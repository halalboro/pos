==> flow/design.v <==
package block_types;
parameter BLOCK_WIDTH   = 512;
parameter       TX_ST_BIT   = 6'd51;
parameter       TX_END_BIT  = 6'd44;
parameter       RX_ST_BIT   = 6'd43;
parameter       RX_END_BIT  = 6'd36;
parameter       ACK_BIT     = 6'd60;
parameter       RTRY_BIT    = 6'd53;
parameter       REQ_BIT     = 6'd52;
parameter       CRED_ST_BIT = 6'd59;
parameter       CRED_ND_BIT = 6'd52;
parameter NUM_BLOCK_DATA_WORDS      = 7;
parameter NUM_BLOCK_DATA_WORDS_BITS = 3;
parameter BLOCK_CRC_BITS   = 24;
parameter CD_LINK_CREDITS  = 32;
parameter MD_LINK_CREDITS  = 256;
parameter CO_LINK_CREDITS  = 32;
parameter MOC_LINK_CREDITS = 32;
parameter CD_CREDIT_INC    = 8;
parameter CO_CREDIT_INC    = 8;
parameter MOC_CREDIT_INC   = 1;
parameter WORD_WIDTH           = 64;
parameter VC_CO_MAX_SIZE       = 7;
parameter VC_CO_MAX_SIZE_BITS  = 3;
parameter VC_CD_MAX_SIZE       = 7;
parameter VC_CD_MAX_SIZE_BITS  = 3;
parameter VC_IO_MAX_SIZE       = 7;
parameter VC_IO_MAX_SIZE_BITS  = 3;
parameter VC_MCD_MAX_SIZE      = 7;
parameter VC_MCD_MAX_SIZE_BITS = 3;
parameter VC_MXC_MAX_SIZE      = 7;
parameter VC_MXC_MAX_SIZE_BITS = 3;
parameter NUM_CO_VCS           = 6;
parameter NUM_CD_VCS           = 4;
parameter NUM_IO_VCS           = 2;
parameter [1:0] MXC_CIC  = 2'd3;
parameter [1:0] MXC_GMR  = 2'd2;
parameter [1:0] MXC_SSO  = 2'd1;
parameter [1:0] MXC_FPA  = 2'd0;
parameter [3:0] MXC_LWA  = 4'd1;
parameter [3:0] MXC_CIC_SZ  = 4'd11;
parameter [3:0] MXC_DMODE = 4'd10;
parameter [3:0] MXC_VALUE0 = 4'd11;
parameter [3:0] DOWNSTREAM_CTRL_CMD = 4'h8;
parameter  [7:0]   RSL_ID      = 8'h7E;
typedef enum bit[2:0] {
    BTYPE_IDLE = 3'b111,
    BTYPE_LO   = 3'b100,
    BTYPE_HI   = 3'b101,
    BTYPE_SYNC = 3'b110
} Block_Type_t;
typedef struct packed {
    bit [NUM_BLOCK_DATA_WORDS-1:0][63:0]    Data;
    bit [39:0]                              custom_fields;
    bit [23:0]                              Crc24;
} Block_t;
typedef struct packed {
    bit [NUM_BLOCK_DATA_WORDS-1:0][63:0]    Data;
    Block_Type_t                            Type;
    bit                                     Ack;
    bit [NUM_BLOCK_DATA_WORDS:0]            Credits;
    bit [NUM_BLOCK_DATA_WORDS-1:0][3:0]     Vcs;
    bit [23:0]                              Crc24;
} DataBlock_t;
typedef struct packed {
    Block_Type_t        Type;
    bit                 Ack;
    bit [5:0]           Zeros;
    bit [1:0]           Req;
    bit [11:0]          Zeros2;
    bit [7:0]           TxSEQ;
    bit [7:0]           RxSEQ;
    bit [23:0]          Crc24;
} SyncBlock_t;
typedef struct packed {
    bit [63:0]    data;
    bit [15:0]    addr;
    bit           valid;
    bit           isWrite;
} SoftRegReq;
typedef struct packed {
    bit [63:0]    data;
    bit           valid;
} SoftRegResp;
endpackage
package eci_package;
parameter  [1:0]  LOCAL_NODE_ID_FIXED = 2'b01;
parameter  [1:0]  MASTER_NODE_ID      = 2'b00;
typedef struct packed {
    logic [2:0] 		pp;
    logic [2:0] 		bus;
} eci_ppvid_t;
typedef
enum logic [4:0]
{ 		  ECI_IREQ_IOBLD		= 5'b00000,
       	ECI_IREQ_IOBST		= 5'b00010,
       	ECI_IREQ_IOBSTA		= 5'b00011,
       	ECI_IREQ_IOBSTP		= 5'b00100,
       	ECI_IREQ_IOBSTPA	= 5'b00101,
       	ECI_IREQ_IOBADDR	= 5'b00110,
       	ECI_IREQ_IOBADDRA	= 5'b00111,
       	ECI_IREQ_LMTST		= 5'b01000,
       	ECI_IREQ_LMTSTA		= 5'b01001,
       	ECI_IREQ_IAADD		= 5'b10000,
       	ECI_IREQ_IACLR		= 5'b10010,
       	ECI_IREQ_IASET		= 5'b10011,
       	ECI_IREQ_IASWP		= 5'b10100,
       	ECI_IREQ_IACAS		= 5'b10101,
       	ECI_IREQ_SLILD		= 5'b11100,
       	ECI_IREQ_SLIST		= 5'b11101,
       	ECI_IREQ_IDLE		  = 5'b11111
} eci_ireq_cmd_t;
typedef
enum logic [4:0]
{ 	  	ECI_IRSP_IOBRSP		= 5'b00000,
       	ECI_IRSP_IOBACK		= 5'b00001,
       	ECI_IRSP_SLIRSP		= 5'b00010,
       	ECI_IRSP_IDLE	  	= 5'b11111
} eci_irsp_cmd_t;
typedef
     enum logic [3:0]
     {  
       ECI_SIZE1_OFFSET0  = 4'h0,
       ECI_SIZE1_OFFSET1  = 4'h1,
       ECI_SIZE1_OFFSET2  = 4'h2,
       ECI_SIZE1_OFFSET3  = 4'h3,
       ECI_SIZE1_OFFSET4  = 4'h4,
       ECI_SIZE1_OFFSET5  = 4'h5,
       ECI_SIZE1_OFFSET6  = 4'h6,
       ECI_SIZE1_OFFSET7  = 4'h7,
       ECI_SIZE2_OFFSET0  = 4'h8,
       ECI_SIZE2_OFFSET2  = 4'h9,
       ECI_SIZE2_OFFSET4  = 4'ha,
       ECI_SIZE2_OFFSET6  = 4'hb,
       ECI_SIZE4_OFFSET0  = 4'hc,
       ECI_SIZE4_OFFSET4  = 4'hd,
       ECI_SIZE8_OFFSET0  = 4'he,
       ECI_SIZE16_OFFSET0 = 4'hf
       } eci_szoff_t;
typedef union packed
{
    eci_ireq_cmd_t 		ireq;
    eci_irsp_cmd_t 		irsp;
} eci_command_t;
typedef struct packed {
    logic [0:0] 		unused0;	 
    eci_ppvid_t 		ppvid;		 
    logic [2:0] 		flid;		 
    logic [1:0] 		el;			 
    logic 				ns;			 
    logic 				be;			 
    logic [7:0] 		did;		 
    logic [32:0] 		addr;		 
    eci_szoff_t 		szoff;		 
} eci_ireq_byte_t;		 
typedef struct packed {
    logic [0:0] 		unused3;	 
    eci_ppvid_t 		ppvid;		 
    logic [2:0] 		flid;		 
    logic [2:0] 		unused2;	 
    logic 				nxm;		 
    logic [7:0] 		unused1;	 
    logic [32:0] 		unused0;	 
    logic [3:0] 		size;		 
} eci_irsp_rsp_t;
typedef struct  packed {
    logic [0:0]               unused5;         
    eci_ppvid_t               ppvid;           
    logic [2:0]               unused4;         
    logic [3:0]               unused3;         
    logic [7:0]               unused2;         
    logic [35:3]              unused1;         
    logic [3:0]               unused0;         
} eci_irsp_ack_t;
typedef union packed
{
    eci_ireq_byte_t 		ireq_byte;
    eci_irsp_ack_t 			irsp_ack;
    eci_irsp_rsp_t 			irsp_rsp;
 } eci_reqinfo_t;
typedef struct packed
{
	eci_command_t	cmd;
	eci_reqinfo_t   info;
} eci_request_t;
typedef struct  packed {
    logic [55:0]              unused;
    logic [1:0]               vl;
    logic [1:0]               pl;
    logic [3:0]               cmd;
} gic_dwnstr_ctrl_ack_t;
parameter [35:0]    ECI_COM_NODE            = 36'h011000000,
                    ECI_WIN_WR_DATA         = 36'h011000040,
                    ECI_WIN_RD_DATA         = 36'h011000050,
                    ECI_COM_LINK0_CTL       = 36'h011000020,
                    ECI_COM_LINK1_CTL       = 36'h011000028,
                    ECI_COM_LINK2_CTL       = 36'h011000030,
                    ECI_TLK0_LNK_DATA       = 36'h011010028,
                    ECI_TLK1_LNK_DATA       = 36'h011012028,
                    ECI_TLK2_LNK_DATA       = 36'h011014028,
                    ECI_RLK0_LNK_DATA       = 36'h011018028,
                    ECI_RLK1_LNK_DATA       = 36'h01101a028,
                    ECI_RLK2_LNK_DATA       = 36'h01101c028,
                    ECI_TLK0_MCD_CTL        = 36'h011010020,
                    ECI_TLK1_MCD_CTL        = 36'h011012020,
                    ECI_TLK2_MCD_CTL        = 36'h011014020,
                    ECI_RLK0_MCD_CTL        = 36'h011018020,
                    ECI_RLK1_MCD_CTL        = 36'h01101a020,
                    ECI_RLK2_MCD_CTL        = 36'h01101c020,
                    ECI_RLK0_ENABLES        = 36'h011018000,
                    ECI_RLK1_ENABLES        = 36'h01101a000,
                    ECI_RLK2_ENABLES        = 36'h01101c000,
                    ECI_PP_RD_DATA          = 36'h0110000d0,
                    ECI_QLM0_CFG            = 36'h01100F800,
                    ECI_QLM1_CFG            = 36'h01100F808,
                    ECI_QLM2_CFG            = 36'h01100F810,
                    ECI_QLM3_CFG            = 36'h01100F818,
                    ECI_QLM4_CFG            = 36'h01100F820,
                    ECI_QLM5_CFG            = 36'h01100F828
                    ;
typedef struct packed {
    bit [53:0]      unused1;
    bit       cclk_dis;
    bit       loop_back;
    bit       reinit;
    bit       unused0;
    bit       auto_clr;
    bit       drop;
    bit       up;
    bit       valid;
    bit [1:0]   id;
} com_lnkx_ctl_t;
typedef struct packed {
    bit [59:0]      unused;
    bit       fixed_pin;
    bit       fixed;
    bit [1:0]   id;
} com_node_t;
typedef struct packed {
    bit [7:0]       unused;
    bit [55:0]      data;
} tlkx_lnk_data_t;
typedef struct packed {
    bit             rcvd;
    bit [6:0]       unused;
    bit [55:0]      data;
} rlkx_lnk_data_t;
typedef struct packed {
    bit [63:2]      unused;
    bit [1:0]       sort;
} com_dual_sort_t;
typedef struct packed {
    bit [3:0]        ser_low;
    bit [17:0]       unused3;
    bit [9:0]        ser_limit;
    bit              cdr_dis;
    bit [3:0]        unused2;
    bit              trn_rxeq_only;
    bit              timer_dis;
    bit              trn_ena;
    bit [3:0]        ser_lane_ready;
    bit [3:0]        ser_lane_bad;
    bit [8:0]        unused1;
    bit              ser_lane_rev;
    bit              ser_rxpol_auto;
    bit              ser_rxpol;
    bit              ser_txpol;
    bit [1:0]        unused0;
    bit              ser_local;
} qlm_cfg_t;
endpackage
`timescale 1ns / 1ps
import lynxTypes::*;
module route_table #(
    parameter integer NUM_ENTRIES = 256,
    parameter integer INDEX_BITS = $clog2(NUM_ENTRIES)
) (
    input  logic                    aclk,
    input  logic                    aresetn,
    input  logic                    wr_en,
    input  logic [INDEX_BITS-1:0]   wr_index,
    input  logic [13:0]             wr_route_id,
    input  logic                    rd_en,
    input  logic [INDEX_BITS-1:0]   rd_index,
    output logic [13:0]             rd_route_id,
    output logic                    rd_valid
);
    logic [13:0] route_table [NUM_ENTRIES-1:0];
    logic [NUM_ENTRIES-1:0] valid_table;
    always_ff @(posedge aclk) begin
        if (~aresetn) begin
            valid_table <= '0;
        end else begin
            if (wr_en) begin
                route_table[wr_index] <= wr_route_id;
                valid_table[wr_index] <= 1'b1;
            end
        end
    end
    always_ff @(posedge aclk) begin
        if (~aresetn) begin
            rd_route_id <= '0;
            rd_valid <= 1'b0;
        end else begin
            if (rd_en) begin
                rd_route_id <= route_table[rd_index];
                rd_valid <= valid_table[rd_index];
            end else begin
                rd_valid <= 1'b0;
            end
        end
    end
endmodule
---- Reports on route_table ----
The steps from the RTL of route_table to its reports follow in flow order.
Line numbers count from 1 in the design file above.
Library cell names are shortened.
The mark n/a stands for no value.
design
  design top .............................. route_table
  clock port .............................. aclk
  cell library ............................ sky130hd
  corner .................................. tt_025C_1v80

---- Elaborated design ----
Counts by Yosys on the flattened word-level netlist (proc, flatten, opt, wreduce; memories kept). Register bits leave out memories and registers merged into their read ports (data or address); mux counts leave out enables and synchronous resets folded into registers. Print and check cells are left out. Cells with the same type and inputs are merged into one.
Yosys's memory passes give these memory sizes; they may raise the number of words (mostly to a power of two), join words into wider ones and drop unused or constant bits.
storage and ports
  bits in registers ....................... 257
  RAM bits ................................ 3584
  word width x clocked read ports ......... 14
  memories kept ........................... 1
  bits of input ports ..................... 34
  output and inout port bits .............. 15
operators by class
  add/subtract/negate cells ............... 1
  shift operators ......................... 2
  mux-type cells .......................... 6
  bitwise operators ....................... 3
  reduce/logical cells .................... 2
memory list
  name         depth  width  rd ports  wr ports  line  text
  route_table  256    14     1         1         288   logic [13:0] route_table [NUM_ENTRIES-1:0];
operators by type and width
  operator                                         count
  variable shift 1 x 9 -> 256 bit with constant A  1
  AND 256 bit                                      1
  bitwise OR 256 bit                               1
  variable part select 256 x 8 -> 1 bit            1
  NOT 256 bit                                      1
  2-to-1 mux 14 bit                                2
  2-to-1 mux 8 bit                                 2
  negation 8 -> 9 bit                              1
  AND reduction 2 bit                              1
  2-to-1 mux 1 bit                                 2
  logical NOT 1 bit                                1

---- Depth ----
Yosys ltp: most cells in a row. Word level: on the elaborated netlist, between registers, memories and ports. Mapped: between sequential cells and ports; inverters and the memories' decode and read muxes count.
logic depth
  depth after elaboration ................. 5
  ABC_AREA ................................ 0
  depth in mapped cells ................... 14
  mapped depth without buffers ............ 9

---- Netlist ----
Source: synth_stat.txt of the flow (Yosys; design flattened, memories mapped). It holds for the ABC_AREA given above (unset counts as 0); a run with the other value may have another netlist.
cell types
  cell      count  total area (sq um)
  edfxtp_1  3584   1.08E+05
  mux4_2    837    1.89E+04
  dfxtp_1   271    5.43E+03
  mux2i_1   399    3993.83
  nor2_1    532    2E+03
  o21a_1    209    1.57E+03
  o22ai_1   133    832.048
  buf_6     73     822.038
  clkbuf_1  187    701.923
  nand2_1   171    641.866
  o221ai_1  70     613.088
  a21oi_1   118    590.566
  buf_2     107    535.514
  a22oi_1   64     480.461
  nor2b_1   63     394.128
  a211oi_1  47     352.838
  buf_4     39     292.781
  buf_8     19     285.274
Other cell types: 53; their cells: 507.
synthesis totals
  mapped cells ............................ 7430
  synthesis area .......................... 149622.2 sq um
  flip-flops .............................. 3855
  buffers ................................. 465

---- Worst setup path after synthesis ----
Path of least setup slack by OpenSTA after synthesis, without wires, with an ideal clock, recovery checks aside; 20% of the period is set as input and as output delay. Where synthesis merged equal registers, the netlist keeps one of their names.
timing post-synthesis
  path kind ............................... in2reg
  from .................................... in wr_index[0]
  to ...................................... mem route_table[116][0]
  clock period ............................ 4.09 ns
  input delay ............................. 0.818 ns
  setup time .............................. 0.384 ns
  data arrival time ....................... 2.686 ns
  setup slack ............................. 1.020 ns
  delay of the path ....................... 2.252 ns
  stages on the path ...................... 7
  synthesis period reached ................ 3.07 ns
"delay of the path" = arrival - input delay + setup time.
"stages on the path": output pins that drive a net of the path, with the launching flip-flop's if there is one; two outputs of one cell count as two.
"synthesis period reached" is the clock period less the worst setup slack; recovery checks do not enter. This is arithmetic on one report: input and output delays are still those of the set period (20% each).
Between the ends stands the longest chain of elaborated cells between them, by number of cells; it is not shown to be the way that was timed. Of several equally long chains one is given.
Each line given opens the expression or statement behind the cell; cells for indexed reads and writes are added by Yosys, which also makes memories of some case tables.
between the ends, post-synthesis
  cells stage by stage .................... inv_1 -> ha_1 -> clkbuf_1 -> nor2b_1 -> nand4_1 -> clkbuf_1 -> nor2_1
  length of the longest elaborated chain .. 2
  elaborated cells on any way between the ends .. 2
  classes of those cells .................. 2 x mux
RTL lines, path post-synthesis
  what                line  text
  start: declaration  281   input  logic [INDEX_BITS-1:0]   wr_index,
  2-to-1 mux 8 bit    294   if (wr_en) begin
  2-to-1 mux 8 bit    291   if (~aresetn) begin
  end: declaration    288   logic [13:0] route_table [NUM_ENTRIES-1:0];

---- Timing after layout ----
From the final timing report of job 1: the path of least setup slack in the routed layout; clock arrival at registers is part of the times.
timing post-layout
  path kind ............................... in2reg
  from .................................... in rd_index[0]
  to ...................................... reg rd_route_id[9]
  clock period ............................ 3.93 ns
  input delay ............................. 0.79 ns
  setup time .............................. 0.11 ns
  data arrival time ....................... 4.21 ns
  setup slack ............................. 0.57 ns
  stages on the path ...................... 10
between the ends, post-layout
  cells stage by stage .................... buf_16 -> buf_12 -> buf_12 -> mux4_2 -> nand2_1 -> a21oi_1 -> a2111oi_1 -> a2111oi_1 -> buf_4 -> a221o_1
RTL lines, path post-layout
  what                line  text
  start: declaration  284   input  logic [INDEX_BITS-1:0]   rd_index,
  end: declaration    285   output logic [13:0]             rd_route_id,
No chain of elaborated cells between the ends is given.

Ticket comment

Measured data: module route_table, platform sky130hd, 2 stored runs of the flow under differing settings, order arbitrary. Input and output delays are each 20% of the period that was set; the output load is 0.01 pF.
"clock period reached": clock period set for the run, less the worst setup slack. It is reckoned from that one timing run; input and output delays stay at 20% of the period that was set.
"time of the worst setup path" is the time allowed to the run's worst setup path (the clock period less input and output delay, where it has them) less its slack. Clock arrival times count: a late capture clock shortens it, a late launch clock lengthens it.

======== job 1 ========
==> flow/run.sh <==
#!/bin/bash
# the make line also repeats the synthesis and layout settings of config.mk as NAME=value (left out here)
make -C /OpenROAD-flow-scripts/flow DESIGN_CONFIG=/design/flow/config.mk WORK_HOME=/design/flow/orfs CLKGATE_MAP_FILE= finish
==> flow/config.mk <==
export PLATFORM = sky130hd
export DESIGN_NAME = route_table
export DESIGN_NICKNAME = route_table
export VERILOG_FILES = /design/flow/design.v
export SDC_FILE = /design/flow/constraint.sdc
export NUM_CORES = 4
export LEC_CHECK = 0
export CAP_MARGIN = 20
export CORE_MARGIN = 2
export CORE_UTILIZATION = 40
export SLEW_MARGIN = 20
==> flow/constraint.sdc <==
create_clock -name core_clock -period 3.93 [get_ports {aclk}]
set_input_delay 0.7860 -clock core_clock [delete_from_list [all_inputs] [get_ports {aclk}]]
set_output_delay 0.7860 -clock core_clock [all_outputs]
set_load 0.01 [all_outputs]

-------- measured, job 1 --------
  clock period reached .................... 3.361 ns
  lowest setup slack ...................... 0.569 ns
  chip area after synthesis (Yosys) ....... 149622.2 sq um
  overall die area ........................ 378963.0 sq um
  time of the worst setup path ............ 2.58 ns
  type of the worst setup path ............ in2reg
  setup TNS ............................... 0.000 ns
  standard-cell area after layout ......... 174604.0 sq um
  final utilization ....................... 46.9 %
  worst hold slack in the final report .... 0.161 ns

======== job 2 ========
==> flow/run.sh <==
#!/bin/bash
# the make line also repeats the synthesis and layout settings of config.mk as NAME=value (left out here)
make -C /OpenROAD-flow-scripts/flow DESIGN_CONFIG=/design/flow/config.mk WORK_HOME=/design/flow/orfs CLKGATE_MAP_FILE= finish
==> flow/config.mk <==
export PLATFORM = sky130hd
export DESIGN_NAME = route_table
export DESIGN_NICKNAME = route_table
export VERILOG_FILES = /design/flow/design.v
export SDC_FILE = /design/flow/constraint.sdc
export NUM_CORES = 4
export LEC_CHECK = 0
export CAP_MARGIN = 40
export CORE_MARGIN = 2
export CORE_UTILIZATION = 23
export CTS_CLUSTER_DIAMETER = 151
export GPL_ROUTABILITY_DRIVEN = 0
export GPL_TIMING_DRIVEN = 1
export PLACE_DENSITY_LB_ADDON = 0.06
export SLEW_MARGIN = 20
==> flow/constraint.sdc <==
create_clock -name core_clock -period 4.01 [get_ports {aclk}]
set_input_delay 0.8020 -clock core_clock [delete_from_list [all_inputs] [get_ports {aclk}]]
set_output_delay 0.8020 -clock core_clock [all_outputs]
set_load 0.01 [all_outputs]

-------- measured, job 2 --------
  final utilization ....................... 28.3 %
  clock period reached .................... 3.460 ns
  worst hold slack in the final report .... 0.186 ns
  overall die area ........................ 656999.0 sq um
  time of the worst setup path ............ 2.66 ns
  type of the worst setup path ............ reg2out
  chip area after synthesis (Yosys) ....... 149622.2 sq um
  lowest setup slack ...................... 0.550 ns
  setup TNS ............................... 0.000 ns
  standard-cell area after layout ......... 183446.0 sq um
